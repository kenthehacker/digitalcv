==> flow/design.v <==
module Demux_1_4(
    input i_data,
    input i_select_0,
    input i_select_1,
    output o_data_0,
    output o_data_1,
    output o_data_2,
    output o_data_3
);
    assign o_data_0 = (i_select_0 & i_select_1) ? i_data : 1'b0;
    assign o_data_1 = (!i_select_0 & i_select_1) ? i_data : 1'b0;
    assign o_data_2 = (i_select_0 & !i_select_1) ? i_data : 1'b0;
    assign o_data_3 = (!i_select_0 & !i_select_1) ? i_data : 1'b0;
endmodule
module Demux_LFSR_LED_Top(
    input i_Clk,
    input i_Switch_1,
    input i_Switch_2,
    output o_LED_1,
    output o_LED_2,
    output o_LED_3,
    output o_LED_4
);
    wire w_cycled;
    reg r_toggle = 1'b0;
    LFSR LFSR_inst (
        .i_Clk(i_Clk),
        .o_cycled(w_cycled)
    );
    always @(posedge i_Clk)begin
        if (w_cycled)begin
            r_toggle <= !r_toggle;
        end 
    end
    Demux_1_4 Demux_Inst(
        .i_data(r_toggle),
        .i_select_0(i_Switch_1),
        .i_select_1(i_Switch_2),
        .o_data_0(o_LED_1),
        .o_data_1(o_LED_2),
        .o_data_2(o_LED_3),
        .o_data_3(o_LED_4)
    );
endmodule
module LFSR(
    input i_Clk,
    output o_cycled
);
    reg [22:0] r_LFSR;
    initial begin
        r_LFSR = 23'b1;
    end
    wire w_XNOR;
    always @(posedge i_Clk)begin
        r_LFSR <= {r_LFSR[21:0], w_XNOR};
    end 
    assign w_XNOR = r_LFSR[22] ^ ~r_LFSR[21];
    assign o_cycled = (r_LFSR == 23'b1); 
endmodule
; Tool chain data of Demux_LFSR_LED_Top
; The steps from the RTL of Demux_LFSR_LED_Top to its reports follow in flow order.
; Lines are those of the file above, counted from 1.
; Library cell names are shortened.
; A cell with - has no value.
[design]
top_module = Demux_LFSR_LED_Top
clock = i_Clk
cell_library = sky130hd
corner = tt_025C_1v80

; Word-level counts
; Counts by Yosys on the flattened word-level netlist (proc, flatten, opt, wreduce; memories kept). Register bits leave out memories and registers merged into their read ports (data or address); mux counts leave out enables and synchronous resets folded into registers. Print and check cells are left out. Cells with the same type and inputs are merged into one.
[word_totals]
reg_bits = 24
latch_bits = 0
ram_bits = 0
mem_bits_ro = 0
clocked_rd_ports_x_width = 0
mem_count = 0
input_bits = 3
output_inout_bits = 4
wordCells = 16
[op_classes]
n_addsub = 0
multipliers = 0
n_div = 0
compare = 0
eq_ne = 1
n_shift = 0
muxes = 4
n_logic = 6
reduce_logical = 3
[op_table]
columns = operator, n
row1 = 23-bit by 1-bit == test with 1-bit output (second input constant), 1
row2 = 1-bit AND, 4
row3 = 1-bit two-way mux, 4
row4 = 1-bit logical NOT, 3
row5 = 1-bit XOR, 1
row6 = 1-bit NOT, 1

; Logic depth
; Yosys ltp: most cells in a row. Word level: on the elaborated netlist, between registers, memories and ports. Mapped: between sequential cells and ports; inverters and the memories' decode and read muxes count.
[logic_depth]
ltp_word = 3
abc_area = 0
depth_mapped = 3

; After synthesis
; Source: synth_stat.txt of the flow (Yosys; design flattened, memories mapped). It holds for the ABC_AREA given above (unset counts as 0); a run with the other value may have another netlist.
[by_type]
columns = cell_type, n
row1 = dfxtp_1, 23
row2 = edfxtp_1, 1
row3 = nor4_1, 4
row4 = nor4b_2, 1
row5 = nor3_1, 2
row6 = xnor2_1, 1
row7 = nand2_1, 2
row8 = nor2_1, 2
row9 = nor3b_1, 1
row10 = and3_1, 1
row11 = nand4_1, 1
row12 = inv_1, 1
[synth_totals]
stdcells = 40
yosys_area_um2 = 588.1
seq_area_um2 = 490.5
ff_cells = 24
; By module: a second synthesis without flattening, with its own total; a netlist apart from the flattened one above.
[hier_totals]
cells_unflattened = 39
hier_area_um2 = 611.8
; Each row is one instance without its submodules.
[modules]
columns = mod, n_inst, cells, area_um2, mod_seq_area_um2
row1 = LFSR, 1, 33, 540.5, 460.4
row2 = Demux_1_4, 1, 4, 37.5, 0.0
row3 = Demux_LFSR_LED_Top, 1, 2, 33.8, 30.0

; Timing after synthesis
; OpenSTA on the mapped netlist: ideal clock, no wires. The path of least setup slack (recovery checks aside). Input and output delay are each 20% of the period. Register names are those of the netlist, which keeps one name where synthesis merged equal registers.
[synth_path]
kind = flip-flop to flip-flop
from = reg LFSR_inst.r_LFSR[16]
to = reg r_toggle
period_ns = 1.06
setup_ns = 0.298
t_first_pin_ns = 0.000
t_arrival_ns = 0.754
setup_slack_ns = 0.008
path_delay_ns = 1.052
stages = 4
path_buffers = 0
synth_period_reached_ns = 1.052
; "path_delay_ns" = arrival - input delay + setup time.
; "stages" counts driving pins, that of a launching flip-flop among them; a cell with two outputs on the path counts twice.
; "synth_period_reached_ns" is the clock period less the worst setup slack; recovery checks do not enter. This is arithmetic on one report: input and output delays are still those of the set period (20% each).
; Between the ends stands the longest chain of elaborated cells between them, by number of cells; it is not shown to be the way that was timed. Of several equally long chains one is given.
; Each line given opens the expression or statement behind the cell; cells for indexed reads and writes are added by Yosys, which also makes memories of some case tables.
[synth_via]
path_cell_list = dfxtp_1 nor4_1 nand4_1 nor2_1
elab_chain_len = 1
[synth_rtl]
columns = item, line
row1 = "start, declared", 49  ; reg [22:0] r_LFSR;
row2 = "start, assigned", 55  ; r_LFSR <= {r_LFSR[21:0], w_XNOR};
row3 = 23-bit by 1-bit == test with 1-bit output, 58  ; assign o_cycled = (r_LFSR == 23'b1);
row4 = "end, assigned", 32  ; r_toggle <= !r_toggle;
row5 = "end, declared", 25  ; reg r_toggle = 1'b0;

; Worst path after layout
; From the final timing report of record 2: the path of least setup slack in the routed layout; clock arrival at registers is part of the times.
[layout_path]
kind = flip-flop to output port
from = reg r_toggle
to = out o_LED_4
period_ns = 1.05
output_delay_ns = 0.21
t_first_pin_ns = 0.31
t_arrival_ns = 1.06
setup_slack_ns = -0.22
stages = 4
path_buffers = 1
; Between the ends stands the longest chain of elaborated cells between them, by number of cells; it is not shown to be the way that was timed. Of several equally long chains one is given.
[layout_via]
path_cell_list = edfxtp_1 inv_2 nor3_2 buf_2
elab_chain_len = 1
[layout_rtl]
columns = item, line
row1 = "start, declared", 25  ; reg r_toggle = 1'b0;
row2 = "start, assigned", 32  ; r_toggle <= !r_toggle;
row3 = 1-bit two-way mux, 13  ; assign o_data_3 = (!i_select_0 & !i_select_1) ? i_data : 1'b0;
row4 = "end, declared", 22  ; output o_LED_4

# Flow runs of Demux_LFSR_LED_Top

2 stored runs of Demux_LFSR_LED_Top in the flow (synthesis by Yosys, layout by OpenROAD, sky130hd cells), in arbitrary order. Constraints: input delay and output delay 20% of the set period each, output load 0.01 pF.
"period_reached_ns" means the clock period less the worst setup slack. The figure is calculated, with input and output delays left at 20% of the set period.
"timing.worst_path_ns" is the time allowed to the run's worst setup path (the clock period less input and output delay, where it has them) less its slack. Clock arrival times count: a late capture clock shortens it, a late launch clock lengthens it.
"power.total_uw" rests on the timing tool's default activity at the inputs, not on a simulated workload.

# record 1
==> flow/run.sh <==
#!/bin/bash
# the make line also repeats the synthesis and layout settings of config.mk as NAME=value (left out here)
make -C /OpenROAD-flow-scripts/flow DESIGN_CONFIG=/design/flow/config.mk WORK_HOME=/design/flow/orfs CLKGATE_MAP_FILE= finish
==> flow/config.mk <==
export PLATFORM = sky130hd
export DESIGN_NAME = Demux_LFSR_LED_Top
export DESIGN_NICKNAME = Demux_LFSR_LED_Top
export VERILOG_FILES = /design/flow/design.v
export SDC_FILE = /design/flow/constraint.sdc
export NUM_CORES = 4
export LEC_CHECK = 0
export CAP_MARGIN = 20
export CELL_PAD_IN_SITES_GLOBAL_PLACEMENT = 1
export CORE_ASPECT_RATIO = 0.71
export CORE_MARGIN = 4
export CORE_UTILIZATION = 45
export CTS_CLUSTER_SIZE = 36
export GPL_ROUTABILITY_DRIVEN = 0
export PLACE_DENSITY_LB_ADDON = 0.3
export SETUP_SLACK_MARGIN = -0.02
export SLEW_MARGIN = 20
export TNS_END_PERCENT = 50
==> flow/constraint.sdc <==
create_clock -name core_clock -period 0.657 [get_ports {i_Clk}]
set_input_delay 0.1314 -clock core_clock [delete_from_list [all_inputs] [get_ports {i_Clk}]]
set_output_delay 0.1314 -clock core_clock [all_outputs]
set_load 0.01 [all_outputs]

==> record 1: results <==
outcome="stopped before the end: floorplanning reported PDN-0185"

# record 2
==> flow/run.sh <==
#!/bin/bash
# the make line also repeats the synthesis and layout settings of config.mk as NAME=value (left out here)
make -C /OpenROAD-flow-scripts/flow DESIGN_CONFIG=/design/flow/config.mk WORK_HOME=/design/flow/orfs CLKGATE_MAP_FILE= finish
==> flow/config.mk <==
export PLATFORM = sky130hd
export DESIGN_NAME = Demux_LFSR_LED_Top
export DESIGN_NICKNAME = Demux_LFSR_LED_Top
export VERILOG_FILES = /design/flow/design.v
export SDC_FILE = /design/flow/constraint.sdc
export NUM_CORES = 4
export LEC_CHECK = 0
export CAP_MARGIN = 20
export CORE_MARGIN = 2
export CORE_UTILIZATION = 40
export SLEW_MARGIN = 20
==> flow/constraint.sdc <==
create_clock -name core_clock -period 1.05 [get_ports {i_Clk}]
set_input_delay 0.2100 -clock core_clock [delete_from_list [all_inputs] [get_ports {i_Clk}]]
set_output_delay 0.2100 -clock core_clock [all_outputs]
set_load 0.01 [all_outputs]

==> record 2: results <==
yosys_chip_area_um2=588.1
power.total_uw=1326
final_cell_area_um2=718.2
setup_tns_ns=-0.882
hold_ws_ns=0.347
design.die.area_um2=1792.7
setup_ws_ns=-0.220
timing.worst_path_ns=1.06
timing.worst_path_kind="flip-flop to output port"
utilization_pct=53.8
period_reached_ns=1.270
